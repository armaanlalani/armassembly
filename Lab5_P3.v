==> flow/design.v <==
module Lab5_P3(SW, KEY, HEX3, HEX2, HEX1, HEX0);
    input [1:0] SW;
    input [0:0] KEY;
    output [6:0] HEX3, HEX2, HEX1, HEX0;
    wire [14:0] t;
    wire [15:0] q;
    wire clk;
    wire clear;
    wire enable;
    assign clk = KEY[0];
    assign clear = SW[0];
    assign enable = SW[1];
    assign t[0] = enable & q[0];
    assign t[1] = t[0] & q[1];
    assign t[2] = t[1] & q[2];
    assign t[3] = t[2] & q[3];
    assign t[4] = t[3] & q[4];
    assign t[5] = t[4] & q[5];
    assign t[6] = t[5] & q[6];
    assign t[7] = t[6] & q[7];
    assign t[8] = t[7] & q[8];
    assign t[9] = t[8] & q[9];
    assign t[10] = t[9] & q[10];
    assign t[11] = t[10] & q[11];
    assign t[12] = t[11] & q[12];
    assign t[13] = t[12] & q[13];
    assign t[14] = t[13] & q[14];
    tff d0 (enable, clk, clear, q[0]);
    tff d1 (t[0], clk, clear, q[1]);
    tff d2 (t[1], clk, clear, q[2]);
    tff d3 (t[2], clk, clear, q[3]);
    tff d4 (t[3], clk, clear, q[4]);
    tff d5 (t[4], clk, clear, q[5]);
    tff d6 (t[5], clk, clear, q[6]);
    tff d7 (t[6], clk, clear, q[7]);
    tff d8 (t[7], clk, clear, q[8]);
    tff d9 (t[8], clk, clear, q[9]);
    tff d10 (t[9], clk, clear, q[10]);
    tff d11 (t[10], clk, clear, q[11]);
    tff d12 (t[11], clk, clear, q[12]);
    tff d13 (t[12], clk, clear, q[13]);
    tff d14 (t[13], clk, clear, q[14]);
    tff d15 (t[14], clk, clear, q[15]);
    decoder f0(q[3:0], HEX0);
    decoder f1(q[7:4], HEX1);
    decoder f2(q[11:8], HEX2);
    decoder f3(q[15:12], HEX3);
endmodule
module tff(T, clock, resetn, Q);
    input T, clock, resetn;
    output reg Q;
    always @(posedge clock, negedge resetn)
    begin
        if(resetn == 1'b0)
            Q <= 1'b0;
        else if(T == 1'b1)
            Q <= ~Q;
    end
endmodule
module decoder (input [3:0] s, output [6:0] hex);
    wire c3, c2, c1, c0;
    assign {c3, c2, c1, c0} = {s[3], s[2], s[1], s[0]};
    assign hex[0] = ~((c3 | c2 | c1 | ~c0) & (c3 | ~c2 | c1 | c0) & (~c3 | c2 | ~c1 | ~c0)  & (~c3 | ~c2 | c1 | ~c0));
    assign hex[1] = ~((c3 | ~c2 | c1 | ~c0) & (c3 | ~c2 | ~c1 | c0) & (~c3 | c2 | ~c1 | ~c0) & (~c3 | ~c2 | c1 | c0) & (~c3 | ~c2 | ~c1 | c0) & (~c3 | ~c2 | ~c1 | ~c0));
    assign hex[2] = ~((c3 | c2 | ~c1 | c0) & (~c3 | ~c2 | c1 | c0) & (~c3 | ~c2 | ~c1 | c0) & (~c3 | ~c2 | ~c1 | ~c0));
    assign hex[3] = ~((c3 | c2 | c1 | ~c0) & (c3 | ~c2 | c1 | c0) & (c3 | ~c2 | ~c1 | ~c0) & (~c3 | c2 | c1 | ~c0) & (~c3 | c2 | ~c1 | c0) & (~c3 | ~c2 | ~c1 | ~c0));
     assign hex[4] = ~((c3 | c2 | c1 | ~c0) & (c3 | c2 | ~c1 | ~c0) & (c3 | ~c2 | c1 | c0) & (c3 | ~c2 | c1 | ~c0) & (c3 | ~c2 | ~c1 | ~c0) & (~c3 | c2 | c1 | ~c0));
     assign hex[5] = ~((c3 | c2 | c1 | ~c0) & (c3 | c2 | ~c1 | c0) & (c3 | c2 | ~c1 | ~c0) & (c3 | ~c2 | ~c1 | ~c0) & (~c3 | ~c2 | c1 | ~c0));
    assign hex[6] = ~((c3 | c2 | c1 | c0) & (c3 | c2 | c1 | ~c0) & (c3 | ~c2 | ~c1 | ~c0) & (~c3 | ~c2 | c1 | c0));
endmodule
From RTL to reports: Lab5_P3 --
The steps from the RTL of Lab5_P3 to its reports follow in flow order. Lines are those of the file above, counted from 1. Cell names lack the library's common part. A cell with - has no value.
Set-up: design top Lab5_P3, clock port KEY, cell library sky130hd, timing corner tt_025C_1v80

Elaborated design --
Yosys after proc, flatten, opt, wreduce and memory -nomap, before mapping. Enables and synchronous resets that opt folds into registers are not counted as muxes. Memory bits, and registers merged into a memory's read port (data or address), are not among the register bits. Print and check cells are not counted. Equal cells are merged and count once.
Cells by class: bitwise gates (word level) 275
Operators by type and width (count):
- 1-bit bitwise AND | 123
- 1-bit bitwise OR | 108
- 1-bit NOT | 44
Word-level totals: flip-flop bits (word level) 16, input port bits 3, elaborated cells 291, output and inout bits 28

Logic depth --
Depth = most cells in a row (Yosys ltp): at word level without a register or memory, in the mapped netlist without a sequential cell, where the memories' decode and read muxes count.
Logic depth: word-level depth 15, ABC_AREA 0, gate-level depth with buffers 5

Synthesis result --
The flow's flattened synthesis, as Yosys stat reports it; memories are mapped. The netlist is that of the ABC_AREA named above (0 if unset); the other value can give another one.
Synthesis totals: area of sequential cells 400.4 um^2, synthesis area 1456.4 um^2, buffers 21, standard cells after synthesis 183, flip-flops 16
Cell types:
- dfrtp_1 | count 16, total area 400.384 um^2
- xnor2_1 | count 12, total area 105.101 um^2
- o21ai_0 | count 18, total area 90.086 um^2
- a21oi_1 | count 14, total area 70.067 um^2
- mux2i_1 | count 7, total area 70.067 um^2
- xor2_1 | count 8, total area 70.067 um^2
- buf_2 | count 12, total area 60.058 um^2
- nand2b_1 | count 7, total area 43.792 um^2
- nand4_4 | count 2, total area 42.541 um^2
- nand2_1 | count 10, total area 37.536 um^2
- nand3_1 | count 7, total area 35.034 um^2
- nand4b_1 | count 4, total area 35.034 um^2
- nor3_1 | count 7, total area 35.034 um^2
- nand4_1 | count 5, total area 31.28 um^2
- nor4_1 | count 5, total area 31.28 um^2
- nor3b_1 | count 4, total area 30.029 um^2
- a211oi_1 | count 3, total area 22.522 um^2
- clkbuf_1 | count 6, total area 22.522 um^2
Not listed: further types 19, cells in them 36. By module: a second synthesis without flattening, with its own total; a netlist apart from the flattened one above.
Second synthesis, totals: cell total of the unflattened synthesis 185, area (unflattened synthesis) 1516.5 um^2
Each row is one instance without its submodules.
Modules:
- decoder | cells 31, seq. area 0.0 um^2, area 201.4 um^2, instances 4
- tff | cells 2, seq. area 25.0 um^2, area 33.8 um^2, instances 16
- Lab5_P3 | cells 29, seq. area 0.0 um^2, area 170.2 um^2, instances 1

Timing after synthesis --
Path of least setup slack by OpenSTA after synthesis, without wires, with an ideal clock, recovery checks aside; 20% of the period is set as input and as output delay. Where synthesis merged equal registers, the netlist keeps one of their names.
Timing after synthesis: path type flip-flop to output port, start point register d6.Q, end point output HEX1[0], arrival 1.201 ns, path slack 0.903 ns, path delay 1.201 ns, clock period 2.63 ns, driving pins on the path 5, path buffers 1, synthesis period reached 1.727 ns
"path delay" is the arrival time less input delay plus setup time. A path that ends at an output port has no setup time. "driving pins on the path": output pins that drive a net of the path, with the launching flip-flop's if there is one; two outputs of one cell count as two. "synthesis period reached" = period - worst setup slack (recovery checks aside). The figure is calculated, with input and output delays left at 20% of the set period. Between the ends stands the longest chain of elaborated cells between them, by number of cells; it is not shown to be the way that was timed. Of several equally long chains one is given. A line is the first line of the expression or statement that the cell stems from. Yosys adds cells for indexed reads and writes and turns some case tables into memories.
On the way, after synthesis: cells stage by stage dfrtp_1 -> buf_2 -> nor3b_1 -> inv_1 -> mux2i_1, length of the longest elaborated chain 8, elaborated cells between the ends (all ways) 17, classes of those cells logic (17)
RTL lines, path after synthesis:
- start, declared | line 51 | output reg Q;
- start, assigned | line 55 | Q <= 1'b0;
- start, assigned | line 57 | Q <= ~Q;
- 1-bit NOT | line 63 | assign hex[0] = ~((c3 | c2 | c1 | ~c0) & (c3 | ~c2 | c1 | c0) & (~c3 | c2 | ~c1 | ~c0)  & (~c3 | ~c2 | c1 | ~c ...
- 1-bit bitwise OR (3 in a row) | line 63
- 1-bit bitwise AND (3 in a row) | line 63
- 1-bit NOT | line 63
- end, declared | line 4 | output [6:0] HEX3, HEX2, HEX1, HEX0;

Timing after layout --
Path of least setup slack in the final report of stored run 2 (OpenROAD, finished layout, wires in). Where an end is a register, its clock arrival counts in the times.
Timing after layout: path type flip-flop to output port, start point register d13.Q, end point output HEX3[3], clock period 1.86 ns, arrival 1.53 ns, path slack -0.04 ns, path buffers 2, driving pins on the path 6
Between the ends stands the longest chain of elaborated cells between them, by number of cells; it is not shown to be the way that was timed. Of several equally long chains one is given.
On the way, after layout: cells stage by stage dfrtp_2 -> buf_6 -> nor2b_4 -> nand2b_1 -> a21oi_1 -> buf_2, length of the longest elaborated chain 8, elaborated cells between the ends (all ways) 19, classes of those cells logic (19)
RTL lines, path after layout:
- start, declared | line 51 | output reg Q;
- start, assigned | line 55 | Q <= 1'b0;
- start, assigned | line 57 | Q <= ~Q;
- 1-bit bitwise OR (2 in a row) | line 66 | assign hex[3] = ~((c3 | c2 | c1 | ~c0) & (c3 | ~c2 | c1 | c0) & (c3 | ~c2 | ~c1 | ~c0) & (~c3 | c2 | c1 | ~c0) ...
- 1-bit bitwise AND (5 in a row) | line 66
- 1-bit NOT | line 66
- end, declared | line 4 | output [6:0] HEX3, HEX2, HEX1, HEX0;

Appendix: measured runs

Stored flow runs of Lab5_P3 (2 of them; Yosys, OpenROAD, sky130hd). They differ in their settings and are not a sequence. Constraints: input delay and output delay 20% of the set period each, output load 0.01 pF.
By "achieved period" is meant the clock period of the run minus its worst setup slack. This is arithmetic on one report: input and output delays are still those of the set period (20% each).
By "allowed time less slack (worst setup path)" is meant the share of the clock period that the worst setup path is allowed (20% is reserved at inputs, 20% at outputs), minus its slack. Clock arrival times at its registers enter into it.
"total power after layout" rests on the timing tool's default activity at the inputs, not on a simulated workload.

* Stored run 1 | settings: period_ns 1.57; CORE_UTILIZATION 63; SETUP_SLACK_MARGIN 0.34; PLACE_DENSITY_LB_ADDON 0.3; HOLD_SLACK_MARGIN 0.07; CORE_ASPECT_RATIO 0.63; CORE_MARGIN 8; GPL_TIMING_DRIVEN 0; CTS_CLUSTER_SIZE 62; CTS_CLUSTER_DIAMETER 351; CAP_MARGIN 10; MIN_ROUTING_LAYER met2; SLEW_MARGIN 20 | unfinished; error FLW-0024 in placement
* Stored run 2 | settings: period_ns 1.86; SETUP_SLACK_MARGIN 0.38; CAP_MARGIN 20; CORE_MARGIN 2; CORE_UTILIZATION 40; SLEW_MARGIN 20 | results: summed negative setup slack -0.071 ns; area inside the die boundary 4139.6 um^2; cell area after synthesis 1456.4 um^2; allowed time less slack (worst setup path) 1.53 ns; worst path kind flip-flop to output port; standard-cell area after layout 2931.6 um^2; worst setup slack after layout -0.041 ns; achieved period 1.901 ns; total power after layout 0.002883 W; utilization 85.8 %
